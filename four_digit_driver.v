==> flow/design.v <==
`timescale 1ns / 1ps
module bcd_1digit(
    input [3:0] bcd,
    output reg [7:1] seven
    );
    always @(bcd) begin
        case (bcd)
            0: seven = 7'b1000000;
            1: seven = 7'b1111001;
            2: seven = 7'b0100100;
            3: seven = 7'b0110000;
            4: seven = 7'b0011001;
            5: seven = 7'b0010010;
            6: seven = 7'b0000010;
            7: seven = 7'b1111000;
            8: seven = 7'b0000000;
            9: seven = 7'b0011000;
            10: seven = 7'b1110111;
            default: seven = 7'b1111111;
        endcase
    end
endmodule
module bcd_4digit(
    input clk, reset, dot,
    input [15:0] bcd,
    output [7:1] C,
    output reg DP,
    output reg [3:0] AN
);
    reg [16:0] counter;
    reg [3:0] select_bcd;
    reg [1:0] counter2;
    bcd_1digit bd (
        .bcd(select_bcd),
        .seven(C)
    );
    always @(posedge clk) begin
        if (reset) begin
            counter <= 17'd0;
            counter2 <= 2'd0;
        end else begin
            if (counter <= 17'd100000) begin
                counter <= counter + 1;
            end else begin
                counter <= 17'd0;
                if (counter2 < 2'd3) begin
                    counter2 <= counter2 + 1;
                end else begin
                    counter2 <= 2'd0;
                end
            end
        end
    end
    always @(*) begin
        case (counter2)
            2'd0: begin
                AN = 8'b11111110;
                select_bcd = bcd[3:0];
                DP = 1;
                end
            2'd1: begin
                AN = 8'b11111101;
                select_bcd = bcd[7:4];
                DP = ~dot;
                end
            2'd2: begin
                AN = 8'b11111011;
                select_bcd = bcd[11:8];
                DP = 1;
                end
            2'd3: begin
                AN = 8'b11110111;
                select_bcd = bcd[15:12];
                DP = 1;
                end
            default: begin
                AN = 8'b1111_1111;
                select_bcd = 4'd0;
                DP = 1;
                end
        endcase
    end
endmodule
Reports on bcd_4digit
The steps from the RTL of bcd_4digit to its reports follow in flow order.
Lines are those of the file above, counted from 1.
Cell names lack the library's common part.
{ "setup": {"design": "bcd_4digit", "clock": "clk", "cell_library": "sky130hd", "pvt_corner": "tt_025C_1v80"} }

Word-level counts
Counts by Yosys on the flattened word-level netlist (proc, flatten, opt, wreduce; memories kept). Register bits leave out memories and registers merged into their read ports (data or address); mux counts leave out enables and synchronous resets folded into registers. Print and check cells are left out. Cells with the same type and inputs are merged into one.
Yosys's memory passes give these memory sizes; they may raise the number of words (mostly to a power of two), join words into wider ones and drop unused or constant bits.
{ "word_totals": {"output_inout_bits": 12, "reg_bits": 19, "mem_bits_rw": 0, "inputBits": 19, "mem_count": 1, "latchBits": 0, "mem_bits_ro": 112, "word_cells": 19, "clocked_rd_ports_x_width": 0} }
{ "op_classes": {"div": 0, "n_mux": 4, "n_reduce_logical": 3, "bitwise": 2, "shifts": 0, "mul": 0, "eq_ne": 3, "n_cmp": 2, "addsub": 2} }
{ "memory_table": {"columns": ["memory", "size", "width", "read_ports", "write_ports", "line_no", "source"], "rows": [
  ["(name not given)", 16, 7, 1, 0, 7, "case (bcd)"]
]} }
{ "op_table": {"columns": ["op", "count"], "rows": [
  ["4-bit parallel mux with 4-bit select", 2],
  ["17-bit by 1-bit adder with 17-bit output (second input constant)", 1],
  ["17-bit <= comparator (second input constant)", 1],
  ["2-bit equality test (second input constant)", 2],
  ["3-bit OR reduction", 1],
  ["1-bit inverter", 2],
  ["2-bit by 1-bit adder with 2-bit output (second input constant)", 1],
  ["2-bit by 1-bit equality test with 1-bit output (second input constant)", 1],
  ["2-bit less-than comparator (second input constant)", 1],
  ["2-bit logical NOT", 1],
  ["2-bit OR reduction", 1],
  ["1-bit parallel mux with 2-bit select", 1],
  ["2-bit 2-to-1 mux", 1]
]} }

Depth
Depth = most cells in a row (Yosys ltp): at word level without a register or memory, in the mapped netlist without a sequential cell, where the memories' decode and read muxes count.
{ "logic_depth": {"depth_word": 3, "abc_area": 0, "ltp_mapped": 8, "mapped_depth_nobuf": 8} }

After synthesis
Source: synth_stat.txt of the flow (Yosys; design flattened, memories mapped). It holds for the ABC_AREA given above (unset counts as 0); a run with the other value may have another netlist.
Totals and module areas in this step are rounded.
{ "mapped": {"mapped_area_um2": 1270, "ffs": 19, "buf_cells": 2, "cell_count": 152} }
{ "by_type": {"columns": ["cell", "count", "area_total_um2"], "rows": [
  ["dfxtp_1", 19, 380.365],
  ["ha_1", 10, 125.12],
  ["mux2i_1", 6, 60.058],
  ["inv_1", 15, 56.304],
  ["nand2_1", 14, 52.55],
  ["nor2_1", 14, 52.55],
  ["xnor2_1", 6, 52.55],
  ["a21oi_1", 9, 45.043],
  ["xor2_1", 5, 43.792],
  ["nand4_1", 6, 37.536],
  ["a222oi_1", 3, 30.029],
  ["and3_1", 4, 25.024],
  ["nor3_1", 5, 25.024],
  ["or3_1", 4, 25.024],
  ["nor4_4", 1, 21.27],
  ["nand3_1", 4, 20.019],
  ["o21ai_0", 4, 20.019],
  ["a22oi_1", 2, 15.014]
]} }
Not listed: further types 18, cells in them 21.
The figures by module come from a second, unflattened synthesis with its own total; it is not the netlist above.
{ "hier_totals": {"cells_unflattened": 160, "area_unflattened_um2": 1300} }
Each row is one instance without its submodules.
{ "modules": {"columns": ["module", "cells", "area_um2", "n_inst"], "rows": [
  ["bcd_4digit", 126, 1080, 1],
  ["bcd_1digit", 34, 220, 1]
]} }

Path before layout
OpenSTA on the mapped netlist: ideal clock, no wires. The path of least setup slack (recovery checks aside). Input and output delay are each 20% of the period. Register names are those of the netlist, which keeps one name where synthesis merged equal registers.
{ "synth_timing": {"path_type": "input port to output port", "from": "input port bcd[13]", "to": "output port C[4]", "tclk_ps": 4920, "delay_ps": 1086, "stages": 5, "arrival_ps": 2070, "slack_ps": 1866, "period_less_setup_slack_ps": 3054} }
"delay_ps" is the arrival time less input delay plus setup time.
At an output port there is no setup time.
"stages": output pins that drive a net of the path, with the launching flip-flop's if there is one; two outputs of one cell count as two.
"period_less_setup_slack_ps" is the clock period less the worst setup slack; recovery checks do not enter. This is arithmetic on one report: input and output delays are still those of the set period (20% each).
The rows between start and end are the longest chain of elaborated cells between them; the timing report does not say that the signal goes this way. Where chains are equally long, one stands for them.
A line is the first line of the expression or statement that the cell stems from. Yosys adds cells for indexed reads and writes and turns some case tables into memories.
The chain passes a memory read, where the word-level depth is cut; so it can be longer than that depth.
{ "synth_between": {"cell_sequence": "a222oi_1 -> mux2i_1 -> ha_1 -> mux2i_1 -> a21oi_1", "elab_chain_len": 2, "cone_cells": 2, "cone_lines": 2, "classes_between": "1 x mux; 1 x memory"} }
{ "synth_lines": {"columns": ["item", "line_no", "source"], "rows": [
  ["start, declared", 25, "input [15:0] bcd,"],
  ["4-bit parallel mux with 4-bit select", 55, "case (counter2)"],
  ["memory 16 x 7 bit", 7, "case (bcd)"],
  ["end, declared", 26, "output [7:1] C,"]
]} }

Subject: flow runs of bcd_4digit

Hi,

2 stored runs of bcd_4digit in the flow (synthesis by Yosys, layout by OpenROAD, sky130hd cells), in arbitrary order. Constraints: input delay and output delay 20% of the set period each, output load 0.01 pF.

Entry A
==> flow/run.sh <==
#!/bin/bash
# the make line also repeats the synthesis and layout settings of config.mk as NAME=value (left out here)
make -C /OpenROAD-flow-scripts/flow DESIGN_CONFIG=/design/flow/config.mk WORK_HOME=/design/flow/orfs CLKGATE_MAP_FILE= finish
==> flow/config.mk <==
export PLATFORM = sky130hd
export DESIGN_NAME = bcd_4digit
export DESIGN_NICKNAME = bcd_4digit
export VERILOG_FILES = /design/flow/design.v
export SDC_FILE = /design/flow/constraint.sdc
export NUM_CORES = 4
export LEC_CHECK = 0
export CAP_MARGIN = 20
export CELL_PAD_IN_SITES_DETAIL_PLACEMENT = 2
export CELL_PAD_IN_SITES_GLOBAL_PLACEMENT = 2
export CORE_ASPECT_RATIO = 0.9
export CORE_MARGIN = 9
export CORE_UTILIZATION = 50
export GPL_TIMING_DRIVEN = 1
export PLACE_DENSITY_LB_ADDON = 0.03
export SETUP_SLACK_MARGIN = -0.33
export SLEW_MARGIN = 5
==> flow/constraint.sdc <==
create_clock -name core_clock -period 3.79 [get_ports {clk}]
set_input_delay 0.7580 -clock core_clock [delete_from_list [all_inputs] [get_ports {clk}]]
set_output_delay 0.7580 -clock core_clock [all_outputs]
set_load 0.01 [all_outputs]

==> results of entry A, as JSON <==
{
  "outcome": "unfinished; error FLW-0024 in placement"
}

Entry B
==> flow/run.sh <==
#!/bin/bash
# the make line also repeats the synthesis and layout settings of config.mk as NAME=value (left out here)
make -C /OpenROAD-flow-scripts/flow DESIGN_CONFIG=/design/flow/config.mk WORK_HOME=/design/flow/orfs CLKGATE_MAP_FILE= finish
==> flow/config.mk <==
export PLATFORM = sky130hd
export DESIGN_NAME = bcd_4digit
export DESIGN_NICKNAME = bcd_4digit
export VERILOG_FILES = /design/flow/design.v
export SDC_FILE = /design/flow/constraint.sdc
export NUM_CORES = 4
export LEC_CHECK = 0
export CAP_MARGIN = 0
export CORE_MARGIN = 6
export CORE_UTILIZATION = 67
export CTS_CLUSTER_DIAMETER = 333
export CTS_CLUSTER_SIZE = 15
export MIN_ROUTING_LAYER = met2
export PLACE_DENSITY = 0.75
export SETUP_SLACK_MARGIN = 0.21
export SLEW_MARGIN = 20
export TNS_END_PERCENT = 100
==> flow/constraint.sdc <==
create_clock -name core_clock -period 1.54 [get_ports {clk}]
set_input_delay 0.3080 -clock core_clock [delete_from_list [all_inputs] [get_ports {clk}]]
set_output_delay 0.3080 -clock core_clock [all_outputs]
set_load 0.01 [all_outputs]

==> results of entry B, as JSON <==
{
  "outcome": "unfinished; error GPL-0301 in placement"
}

Regards
