==> flow/design.v <==
module pulse_generator (
    input wire clk,              
    input wire reset,            
    input wire [1:0] MODE,       
    input wire START,           
    input wire STOP,            
    output reg pulse_out   
);
    reg en;
    reg [27:0] counter;
    reg [1:0] check_mode;
    reg [27:0] threshold;
    always@(posedge clk) begin
         case (MODE)
                2'b00: threshold <= 28'd3125000;           
                2'b01: threshold <= 28'd1562500;     
                2'b10: threshold <= 28'd781250;      
                2'b11: threshold <= 0;               
          endcase
    end
    always @(posedge clk) begin
        if (START)
            en <= 1;
        else if (STOP)
            en <= 0;
        else if (reset)
            en <= 0;
    end 
    always @(posedge clk) begin
        if (reset || (en && (check_mode != MODE))) begin
            check_mode <= MODE;
            counter <= 0; 
            pulse_out <= 0; 
        end  
        else if (en) begin
            if (check_mode == 2'b11) begin
                pulse_out <= 0;
            end
            else if (counter < threshold) begin  
                pulse_out <= 0;
                counter <= counter + 1;
            end
            else begin
                pulse_out <= 1;  
                counter <= 0;                
            end
        end
    end
endmodule
Tool chain data of pulse_generator. What the tools print for pulse_generator, step after step. Line numbers count from 1 in the design file above. Library cell names are shortened. The mark - stands for no value.

Design top: pulse_generator. Clock port: clk. Cell library: sky130hd. Library corner: tt_025C_1v80.

After elaboration. Counts by Yosys on the flattened word-level netlist (proc, flatten, opt, wreduce; memories kept). Register bits leave out memories and registers merged into their read ports (data or address). Print and check cells are left out. Cells with the same type and inputs are merged into one.

For $lt $le $gt $ge the number is 1. For bitwise operators the number is 1. For $add $sub $neg the number is 1. Reduce/logical cells: 5. Equal/unequal tests: 5. The figure for multiplexer cells is 6.

Operator list (count): case mux 28 bit (select 4 bit) (1); adder 28 x 1 -> 28 bit (second input constant) (1); less-than comparator 28 bit (1); two-way mux 28 bit (1); == test 2 bit (second input constant) (3); two-way mux 1 bit (4); == test 2 x 1 -> 1 bit (second input constant) (1); != test 2 bit (1); logical NOT 2 bit (1); AND reduction 2 bit (1); nonzero test 2 bit (1); logical AND 1 bit (1); logical OR 1 bit (1); inverter 1 bit (1).

For input port bits the number is 6. For register bits the number is 60.

Longest topological paths. Depth = most cells in a row (Yosys ltp): at word level without a register or memory, in the mapped netlist without a sequential cell, where the memories' decode and read muxes count.

Under depth in word-level cells stands 3. For ABC_AREA the number is 0. The figure for mapped depth is 9. Mapped depth without buffers: 7.

Synthesis result. Yosys stat after the flow's synthesis: flattened, memories mapped to cells. It holds for the ABC_AREA given above (unset counts as 0); a run with the other value may have another netlist. Totals and module areas in this step are rounded.

Cells by type (count): dfxtp_1 (37); ha_1 (23); nor3_2 (26); xnor2_1 (22); nor4_4 (7); nand3_1 (13); xor2_1 (7); a21oi_1 (12); edfxtp_1 (2); inv_1 (15); nand2_1 (15); nor3_1 (9); nand4_1 (7); nor2_1 (10); buf_6 (3); buf_2 (5); nor4b_4 (1); and2_1 (3).

Other cell types: 20; their cells: 28.

For mapped cells the number is 245. The entry for buffers reads 10. The entry for flip-flops reads 39. For synthesis area the number is 2430 µm². The figure for sequential area is 801 µm².

Worst setup path after synthesis. Source: OpenSTA report_checks on the synthesized netlist (no wires, ideal clock, input and output delay 20% of the period each), path of least setup slack; recovery checks are left aside. Register names are those of the netlist, which keeps one name where synthesis merged equal registers.

Path kind: register to register. From: register threshold[17]. To: register counter[0]. Arrival: 1.806 ns. Path slack: 0.879 ns. The entry for stages on the path reads 9. For delay of the path the number is 1.880 ns. For launch time at the first pin the number is 0.000 ns. Library setup time: 0.074 ns. For period the number is 2.76 ns. The entry for period reached after synthesis reads 1.881 ns.

"delay of the path" is the arrival time less input delay plus setup time. "stages on the path": output pins that drive a net of the path, with the launching flip-flop's if there is one; two outputs of one cell count as two. "period reached after synthesis" = period - worst setup slack (recovery checks aside). The figure is calculated, with input and output delays left at 20% of the set period. The rows between start and end are the longest chain of elaborated cells between them; the timing report does not say that the signal goes this way. Where chains are equally long, one stands for them. A line is the first line of the expression or statement that the cell stems from. Yosys adds cells for indexed reads and writes and turns some case tables into memories. A register here has more assigning lines than the two given.

Cell sequence: dfxtp_1 > inv_1 > ha_1 > a21oi_1 > o21ai_1 > a2111oi_2 > o21ai_2 > buf_6 > nor3_2. Under length of the longest elaborated chain stands 2. For elaborated cells on any way between the ends the number is 2. Those cells by class: compare: 1; mux: 1.

RTL lines, path post-synthesis: start, declared (RTL line 12) `reg [27:0] threshold;`; start, assigned (RTL line 15) `2'b00: threshold <= 28'd3125000;`; start, assigned (RTL line 16) `2'b01: threshold <= 28'd1562500;`; less-than comparator 28 bit (RTL line 39) `else if (counter < threshold) begin`; two-way mux 28 bit (RTL line 39); end, assigned (RTL line 41) `counter <= counter + 1;`; end, assigned (RTL line 45) `counter <= 0;`; end, declared (RTL line 10) `reg [27:0] counter;`.

Worst path after layout. Path of least setup slack in the final report of job 1 (OpenROAD, finished layout, wires in). Where an end is a register, its clock arrival counts in the times.

Path kind: register to register. From: register threshold[17]. To: register counter[7]. Path slack: 0.08 ns. For launch time at the first pin the number is 0.28 ns. The entry for stages on the path reads 10. Library setup time: 0.11 ns. Arrival: 2.01 ns. For period the number is 1.91 ns.

The rows between start and end are the longest chain of elaborated cells between them; the timing report does not say that the signal goes this way. Where chains are equally long, one stands for them. A register here has more assigning lines than the two given.

Cell sequence: dfxtp_2 > inv_4 > ha_1 > nand3_1 > a21oi_2 > a2111oi_2 > buf_4 > o21ai_4 > clkbuf_16 > nor3_2. Under length of the longest elaborated chain stands 2. For elaborated cells on any way between the ends the number is 2. Those cells by class: compare: 1; mux: 1.

RTL lines, path after layout: start, declared (RTL line 12) `reg [27:0] threshold;`; start, assigned (RTL line 15) `2'b00: threshold <= 28'd3125000;`; start, assigned (RTL line 16) `2'b01: threshold <= 28'd1562500;`; less-than comparator 28 bit (RTL line 39) `else if (counter < threshold) begin`; two-way mux 28 bit (RTL line 39); end, assigned (RTL line 41) `counter <= counter + 1;`; end, assigned (RTL line 45) `counter <= 0;`; end, declared (RTL line 10) `reg [27:0] counter;`.

# Flow runs of pulse_generator

Stored flow runs of pulse_generator (2 of them; Yosys, OpenROAD, sky130hd). They differ in their settings and are not a sequence. Constraints: input delay and output delay 20% of the set period each, output load 0.01 pF. By "period achieved" is meant the clock period of the run minus its worst setup slack. This is arithmetic on one report: input and output delays are still those of the set period (20% each). "time of the worst setup path" = time allowed to the worst setup path (clock period - input delay - output delay, where it has them) - its slack; a late launch clock adds to it, a late capture clock takes from it. "total power after layout" is the tool's figure for a default switching activity; nothing was simulated. Results are given in rounded form.

Job 1 has these settings: period_ns 1.91; CORE_UTILIZATION 28; SETUP_SLACK_MARGIN 0.23; PLACE_DENSITY_LB_ADDON 0.16; CORE_ASPECT_RATIO 1.47; CELL_PAD_IN_SITES_DETAIL_PLACEMENT 0; CTS_CLUSTER_DIAMETER 125; SLEW_MARGIN 0; CAP_MARGIN 20; CORE_MARGIN 2. For the period achieved the run shows 1.834 ns. The setup slack of the worst path comes to 0.076 ns. The total power after layout is 1880 uW. The total negative setup slack reads 0.000 ns. The post-layout utilization reads 39.4 %. For the smallest hold slack the run shows 0.546 ns. The cell area after synthesis comes to 2430 µm². The measured standard-cell area after routing is 3360 µm². The die footprint comes to 9440 µm². The time of the worst setup path comes to 1.83 ns. Kind of the worst setup path: register to register.

Job 2 has these settings: period_ns 1.73; CORE_UTILIZATION 40; SETUP_SLACK_MARGIN -0.07; PLACE_DENSITY_LB_ADDON 0.17; CORE_ASPECT_RATIO 1.19; TNS_END_PERCENT 60; GPL_TIMING_DRIVEN 0; CTS_CLUSTER_DIAMETER 258; MIN_ROUTING_LAYER met2; MAX_ROUTING_LAYER met4; CAP_MARGIN 20; CORE_MARGIN 2; SLEW_MARGIN 20. For the period achieved the run shows 1.922 ns. The setup slack of the worst path comes to -0.192 ns. The total power after layout is 1920 uW. The total negative setup slack reads -4.87 ns. The post-layout utilization reads 52.4 %. For the smallest hold slack the run shows 0.543 ns. The cell area after synthesis comes to 2430 µm². The measured standard-cell area after routing is 3030 µm². The die footprint comes to 6710 µm². The time of the worst setup path comes to 1.92 ns. Kind of the worst setup path: register to register.
