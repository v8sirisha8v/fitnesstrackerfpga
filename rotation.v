==> flow/design.v <==
module rotation_module (
    input clk100Mhz,
    input rst,
    input [15:0] bcd_step_count,
    input [15:0] bcd_distance,
    input [1:0]  bcd_mode,
    output reg [15:0] display_bcd,
    output reg dp
);
    parameter SHOW_STEP = 2'b00;  
    parameter SHOW_DIST = 2'b01;  
    parameter SHOW_MODE = 2'b10;  
    reg [1:0] state;
    reg [27:0] counter;
    reg [15:0] new_dist;
    always @(posedge clk100Mhz) begin
        if (rst) begin  
            counter <= 0;
            state <= SHOW_STEP;
        end else begin
            if (counter >= 200_000_000) begin   
                counter <= 0;
                case (state)
                    SHOW_STEP: state <= SHOW_DIST; 
                    SHOW_DIST: state <= SHOW_MODE;
                    SHOW_MODE: state <= SHOW_STEP;
                    default:   state <= SHOW_STEP;
                endcase
            end else begin
                counter <= counter + 1;  
            end
        end
    end
    always @(*) begin
        case (state)
            SHOW_STEP: begin
                display_bcd = (bcd_step_count > 16'h270F) ? 16'h9999 : bcd_step_count;  
                dp = 0;
            end
            SHOW_DIST: begin
                display_bcd = bcd_distance;  
                dp = 1;
            end
            SHOW_MODE: begin
                display_bcd = {12'b0, bcd_mode};  
                dp = 0;
            end
            default: begin
                display_bcd = 0;
                dp = 0;
            end
        endcase
    end
endmodule
Reports on rotation_module
Tool output for the design above, in the order of the flow.
Line numbers count from 1 in the design file above.
Operators: Yosys type, input widths -> output width; for muxes data width and select width s.
Not given: -
Design
  top: rotation_module
  clock input: clk100Mhz
  cell library: sky130hd
  corner: tt_025C_1v80

Word level
Source: Yosys, flattened and elaborated, memories not mapped. Widths are those after wreduce. Registers that Yosys merges into a memory's read port (data or address) are not register bits. Print and check cells do not count. Equal cells are merged and count once.
Storage and ports
  flip-flop bits (word level): 30
  bits in latches: 0
  RAM bits: 0
  bits in read-only memories: 0
  word width x clocked read ports: 0
  memory cells: 0
  input port bits: 36
  elaborated cells: 13
Cells by class
  $add $sub $neg: 1
  multiply operators: 0
  div/mod/pow operators: 0
  magnitude comparators: 2
  eq/ne operators: 2
  shift operators: 0
  multiplexer cells: 4
  bitwise logic cells: 0
  reduce/logical cells: 2
Operators with widths (count)
  $pmux 16 s3: 1
  $add 28x1->28 const B: 1
  $ge 28x28->1 const B: 1
  $gt 16x14->1 const B: 1
  $mux 16: 1
  $pmux 2 s2: 1
  $eq 2x1->1 const B: 1
  $eq 2x2->1 const B: 1
  $logic_not 2->1: 1
  $reduce_or 2->1: 1
  $mux 1: 1

Longest topological paths
Yosys ltp: most cells in a row. Word level: on the elaborated netlist, between registers, memories and ports. Mapped: between sequential cells and ports; inverters and the memories' decode and read muxes count.
Logic depth
  depth in word-level cells: 3
  ABC_AREA: 0
  mapped depth: 6
  gate-level depth less buffers: 5

Mapped cells and area
Source: synth_stat.txt of the flow (Yosys; design flattened, memories mapped). It holds for the ABC_AREA given above (unset counts as 0); a run with the other value may have another netlist.
The area totals of this step are shown rounded.
Mapped netlist
  mapped cells: 210
  synthesis area: 1740 sq um
  sequential area: 621 sq um
  flip-flop cells: 31
  buffer cells: 12
Cells by type (count)
  sky130_fd_sc_hd__dfxtp_1: 31
  sky130_fd_sc_hd__or4_1: 13
  sky130_fd_sc_hd__o31ai_1: 11
  sky130_fd_sc_hd__xnor2_1: 9
  sky130_fd_sc_hd__a21oi_1: 15
  sky130_fd_sc_hd__nand3_1: 13
  sky130_fd_sc_hd__nor2_1: 17
  sky130_fd_sc_hd__a32o_1: 6
  sky130_fd_sc_hd__nand2_1: 14
  sky130_fd_sc_hd__o21ai_0: 10
  sky130_fd_sc_hd__a22oi_1: 6
  sky130_fd_sc_hd__nand4_1: 7
  sky130_fd_sc_hd__clkbuf_1: 11
  sky130_fd_sc_hd__nor4_1: 6
  sky130_fd_sc_hd__mux2i_1: 3
  sky130_fd_sc_hd__xor2_1: 3
  sky130_fd_sc_hd__and3_1: 4
  sky130_fd_sc_hd__ha_1: 2
Other cell types: 19; their cells: 29.

Worst setup path after synthesis
Source: OpenSTA report_checks on the synthesized netlist (no wires, ideal clock, input and output delay 20% of the period each), path of least setup slack; recovery checks are left aside. Register names are those of the netlist, which keeps one name where synthesis merged equal registers.
Timing path post-synthesis
  kind: input to output
  from: in bcd_step_count[6]
  to: out display_bcd[2]
  period: 2180 ps
  time at the first pin: 436 ps
  data arrival time: 1590 ps
  slack: 154 ps
  path delay: 1154 ps
  driving pins on the path: 5
  path buffers: 1
  period reached after synthesis: 2026 ps
"path delay" = arrival - input delay + setup time.
At an output port there is no setup time.
"driving pins on the path" counts driving pins, that of a launching flip-flop among them; a cell with two outputs on the path counts twice.
"period reached after synthesis" = period - worst setup slack (recovery checks aside). The figure is calculated, with input and output delays left at 20% of the set period.
The rows between start and end are the longest chain of elaborated cells between them; the timing report does not say that the signal goes this way. Where chains are equally long, one stands for them.
Each line given opens the expression or statement behind the cell; cells for indexed reads and writes are added by Yosys, which also makes memories of some case tables.
On the way, post-synthesis
  cell sequence: sky130_fd_sc_hd__nor4_1 sky130_fd_sc_hd__o21ai_0 sky130_fd_sc_hd__a21oi_1 sky130_fd_sc_hd__clkbuf_1 sky130_fd_sc_hd__a32o_1
  cells in the longest elaborated chain: 3
  elaborated cells on any way between the ends: 3
RTL lines, path post-synthesis
  start, declared: line 4  | input [15:0] bcd_step_count,
  $gt 16x14->1: line 37  | display_bcd = (bcd_step_count > 16'h270F) ? 16'h9999 : bcd_step_count;
  $mux 16: line 37
  $pmux 16 s3: line 35  | case (state)
  end, declared: line 7  | output reg [15:0] display_bcd,

Path in the finished layout
Path of least setup slack in the final report of flow run A (OpenROAD, finished layout, wires in). Where an end is a register, its clock arrival counts in the times.
The report prints the path's times to 10 ps; the period is as set.
Timing path post-layout
  kind: input to output
  from: in bcd_step_count[8]
  to: out display_bcd[5]
  period: 2820 ps
  time at the first pin: 560 ps
  data arrival time: 2150 ps
  slack: 100 ps
  driving pins on the path: 7
  path buffers: 3
The rows between start and end are the longest chain of elaborated cells between them; the timing report does not say that the signal goes this way. Where chains are equally long, one stands for them.
On the way, post-layout
  cell sequence: sky130_fd_sc_hd__clkdlybuf4s50_1 sky130_fd_sc_hd__nand3_1 sky130_fd_sc_hd__o21ai_2 sky130_fd_sc_hd__a21oi_2 sky130_fd_sc_hd__clkbuf_8 sky130_fd_sc_hd__a32o_1 sky130_fd_sc_hd__dlygate4sd2_1
  cells in the longest elaborated chain: 3
  elaborated cells on any way between the ends: 3
RTL lines, path post-layout
  start, declared: line 4  | input [15:0] bcd_step_count,
  $gt 16x14->1: line 37  | display_bcd = (bcd_step_count > 16'h270F) ? 16'h9999 : bcd_step_count;
  $mux 16: line 37
  $pmux 16 s3: line 35  | case (state)
  end, declared: line 7  | output reg [15:0] display_bcd,

Module rotation_module, platform sky130hd: 2 stored runs of the flow (Yosys, OpenROAD) with differing settings, in no particular order. Input and output delays are each 20% of the period that was set; the output load is 0.01 pF.
By "achieved clock period" is meant the clock period of the run minus its worst setup slack. This is arithmetic on one report: input and output delays are still those of the set period (20% each).
"worst setup path time" is the time allowed to the run's worst setup path (the clock period less input and output delay, where it has them) less its slack. Clock arrival times count: a late capture clock shortens it, a late launch clock lengthens it.
By "power" is meant OpenSTA's value without simulated activity: inputs other than the clock are taken to toggle once in ten clock periods, and the tool carries that through the logic.
"worst setup path time" is given in steps of 10 ps.
The measured numbers are rounded.
[flow run A] settings: period_ns=2.82, CORE_UTILIZATION=37, PLACE_DENSITY_LB_ADDON=0.11, CORE_MARGIN=8, TNS_END_PERCENT=65, GPL_TIMING_DRIVEN=0, GPL_ROUTABILITY_DRIVEN=1, CTS_CLUSTER_SIZE=20, CTS_CLUSTER_DIAMETER=201, CAP_MARGIN=35, SLEW_MARGIN=20
[flow run A] result: chip area after synthesis (Yosys) 1740 sq um, die area 7150 sq um, standard-cell area of the final layout 2440 sq um, utilization 52.8 %, worst setup slack after layout 105 ps, total negative slack 0 ps, worst hold slack 466 ps, power 879 uW, achieved clock period 2715 ps, worst setup path time 1590 ps, worst setup path kind input to output
[flow run B] settings: period_ns=2.14, CORE_UTILIZATION=48, CAP_MARGIN=20, CORE_MARGIN=2, SLEW_MARGIN=20
[flow run B] result: chip area after synthesis (Yosys) 1740 sq um, die area 4120 sq um, standard-cell area of the final layout 2560 sq um, utilization 74.9 %, worst setup slack after layout 44 ps, total negative slack 0 ps, worst hold slack 483 ps, power 1220 uW, achieved clock period 2096 ps, worst setup path time 1240 ps, worst setup path kind input to output
